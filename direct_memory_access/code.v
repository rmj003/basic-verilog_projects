==> flow/design.v <==
`timescale 1ns / 1ps
module basic_dma (
  input clk,
  input reset,
  input mem_data_ready,
  output reg [31:0]mem_addr,
  output reg mem_read,
  output reg mem_write,
  output reg [31:0] mem_data,
  input peripheral_data_ready,
  input [31:0] peripheral_data,
  output reg peripheral_read,
  input dma_start,
  output reg dma_done,
  input [31:0]source_addr,
  input [31:0]dest_addr,
  input [31:0]transfer_size
);
  reg [31:0] current_addr;
  reg [31:0] remaining_size;
  reg state, next_state;
  initial next_state=1'b0;
  parameter IDLE = 1'b0;
  parameter TRANSFER = 1'b1;
  always @(posedge clk  ) begin
    if (reset) begin
      state <= IDLE;
      dma_done <= 1'b0;
      current_addr <= current_addr;
      remaining_size <= transfer_size;
    end else begin
      state <= next_state;
    end
    case (state)
      IDLE: begin
        if (dma_start) begin
          next_state = TRANSFER;
        end else begin
          next_state = IDLE;
        end
        dma_done <= 1'b0;
        mem_addr <= 32'b0;
        mem_read <= 1'b0;
        mem_write <= 1'b0;
        mem_data <= 32'b0;
        peripheral_read <= 1'b0;
      end
      TRANSFER: begin
        if (remaining_size == 0) begin
          next_state = IDLE;
          dma_done = 1'b1;
        end else begin
          next_state = TRANSFER;
          dma_done = 1'b0;
          if (peripheral_data_ready) begin
            remaining_size <= remaining_size - 1'b1;
            current_addr <= current_addr + 1'b1;
          end
        end
        if (transfer_size[0]) begin  
          mem_addr = dest_addr;  
          mem_write <= 1'b1;
          mem_data <= peripheral_data;
        end else begin  
          mem_addr <= source_addr; 
          mem_read <= 1'b1;
        end
        peripheral_read <= 1'b1;  
      end
    endcase
  end
endmodule
# Reports on basic_dma
# The steps from the RTL of basic_dma to its reports follow in flow order.
# Line numbers count from 1 in the design file above.
# Library cell names are shortened.
# Not given: --
# inputs
top_module,basic_dma
clk_port,clk
cell_library,sky130hd
pvt_corner,tt_025C_1v80

# Word-level counts
# Source: Yosys, flattened and elaborated, memories not mapped. Widths are those after wreduce. Registers that Yosys merges into a memory's read port (data or address) are not register bits. Print and check cells do not count. Equal cells are merged and count once.
# bits
regBits,102
latch_bits,0
ramBits,0
mem_bits_ro,0
clocked_rd_ports_x_width,0
n_memories,0
input_bits,133
out_inout_bits,68
# classes
addsub,1
mul,0
n_div,0
compare,0
n_eq,2
n_shift,0
muxes,18
n_logic,1
reduce_logical,1
# ops
cell,count
32-bit 2-to-1 mux,6
32-bit case mux with 2-bit select,2
32-bit by 1-bit subtractor with 32-bit output with constant B,1
32-bit zero test,1
1-bit case mux with 2-bit select,5
1-bit 2-to-1 mux,5
2-bit inequality test with constant B,2
1-bit NOT,1

# Longest topological paths
# Longest topological path by Yosys (ltp), each cell counted once; first at word level (registers and memories cut), then after technology mapping (sequential cells cut; the memories' decode and read muxes count).
# logic_depth
word_depth,4
ABC_AREA,0
depth_mapped,9

# Netlist
# The flow's flattened synthesis, as Yosys stat reports it; memories are mapped. The netlist is that of the ABC_AREA named above (0 if unset); the other value can give another one.
# The area totals of this step are shown rounded.
# by_type
cell,count,type_area_um2
dfxtp_1,68,1.36E+03
edfxtp_1,34,1.02E+03
mux2i_1,32,320.307
nor2_1,59,221.462
and2_1,32,200.192
nand3_1,18,90.086
nor3_1,16,80.077
a21oi_1,15,75.072
nand2_1,18,67.565
nor4_2,5,62.56
clkbuf_1,16,60.058
inv_1,15,56.304
o22ai_1,9,56.304
o32ai_1,6,52.55
and3_1,8,50.048
o21ai_0,10,50.048
nor4_1,7,43.792
or3_1,7,43.792
# Not listed: further types 36, cells in them 74.
# mapped
cell_count,449
mapped_area_mm2,0.0045
sequential_area_mm2,0.00238
ffs,102

# Timing after synthesis
# Source: OpenSTA report_checks on the synthesized netlist (no wires, ideal clock, input and output delay 20% of the period each), path of least setup slack; recovery checks are left aside. Register names are those of the netlist, which keeps one name where synthesis merged equal registers.
# synth_path
kind,input to register
from,in transfer_size[0]
to,reg mem_data[0]
tclk_ns,3.39
in_delay_ns,0.678
t_first_pin_ns,0.678
arrival_time_ns,2.322
required_ns,2.995
path_slack_ns,0.672
path_delay_ns,2.039
stages,3
path_buffers,2
period_less_setup_slack_ns,2.718
# "path_delay_ns" = arrival - input delay + setup time.
# "stages": output pins that drive a net of the path, with the launching flip-flop's if there is one; two outputs of one cell count as two.
# "period_less_setup_slack_ns" is the clock period less the worst setup slack; recovery checks do not enter. This is arithmetic on one report: input and output delays are still those of the set period (20% each).
# Between the ends stands the longest chain of elaborated cells between them, by number of cells; it is not shown to be the way that was timed. Of several equally long chains one is given.
# A line is the first line of the expression or statement that the cell stems from. Yosys adds cells for indexed reads and writes and turns some case tables into memories.
# Only ways into the end's enable, where the timed path ends, are counted here.
# synth_via
cell_sequence,clkbuf_1 > buf_1 > nand2b_1
elab_chain_cells,1
cells_between,1
cone_lines,0
# synth_lines
item,line,source
start: declaration,17,input [31:0]transfer_size
2-bit inequality test,--,
end: assignment,45,mem_data <= 32'b0;
end: assignment,63,mem_data <= peripheral_data;
end: declaration,9,"output reg [31:0] mem_data,"

# Worst path after layout
# Path of least setup slack in the final report of flow run B (OpenROAD, finished layout, wires in). Where an end is a register, its clock arrival counts in the times.
# layout_path
kind,register to register
from,reg remaining_size[22]
to,reg remaining_size[13]
tclk_ns,3.4
t_first_pin_ns,0.35
arrival_time_ns,2.82
required_ns,3.64
path_slack_ns,0.83
stages,7
path_buffers,1
# Between the ends stands the longest chain of elaborated cells between them, by number of cells; it is not shown to be the way that was timed. Of several equally long chains one is given.
# layout_via
cell_sequence,dfxtp_1 > nor4_2 > and3_1 > a31o_2 > buf_4 > o21ai_1 > a221o_1
elab_chain_cells,3
cells_between,3
cone_lines,2
# layout_lines
item,line,source
start: declaration,20,reg [31:0] remaining_size;
start: assignment,30,remaining_size <= transfer_size;
start: assignment,56,remaining_size <= remaining_size - 1'b1;
32-bit zero test,49,if (remaining_size == 0) begin
32-bit 2-to-1 mux,49,
32-bit 2-to-1 mux,34,case (state)
end: assignment,30,
end: assignment,56,
end: declaration,20,

# Flow measurements of basic_dma on sky130hd: 2 stored runs with different settings, listed in no order. Input and output delays are each 20% of the period that was set; the output load is 0.01 pF.
# By "total_power_mw" is meant OpenSTA's value without simulated activity: inputs other than the clock are taken to toggle once in ten clock periods, and the tool carries that through the logic.
# The measured numbers are rounded.
# A setting shown as - is not set for that run.
# Results: - = not shown.
run,period_ns,CORE_UTILIZATION,SETUP_SLACK_MARGIN,PLACE_DENSITY,CELL_PAD_IN_SITES_DETAIL_PLACEMENT,TNS_END_PERCENT,ABC_AREA,CTS_CLUSTER_SIZE,CAP_MARGIN,CORE_MARGIN,SLEW_MARGIN,PLACE_DENSITY_LB_ADDON,CORE_ASPECT_RATIO,MIN_ROUTING_LAYER,total_power_mw,setup_ws_ns,post_synth_area_mm2,finish.utilization_pct,design_die_area_mm2,tns_ns,post_route_stdcell_area_mm2
flow run A,2.16,67,0.47,0.81,0,45,0,29,20,2,20,-,-,-,-,-,-,-,-,-,-
flow run B,3.4,30,0.64,-,1,-,-,-,20,2,20,0.14,1.02,met2,3.02,0.827,0.0045,47.1,0.016,0.000,0.00695
# Flow run A: incomplete, placement halted on GPL-0301
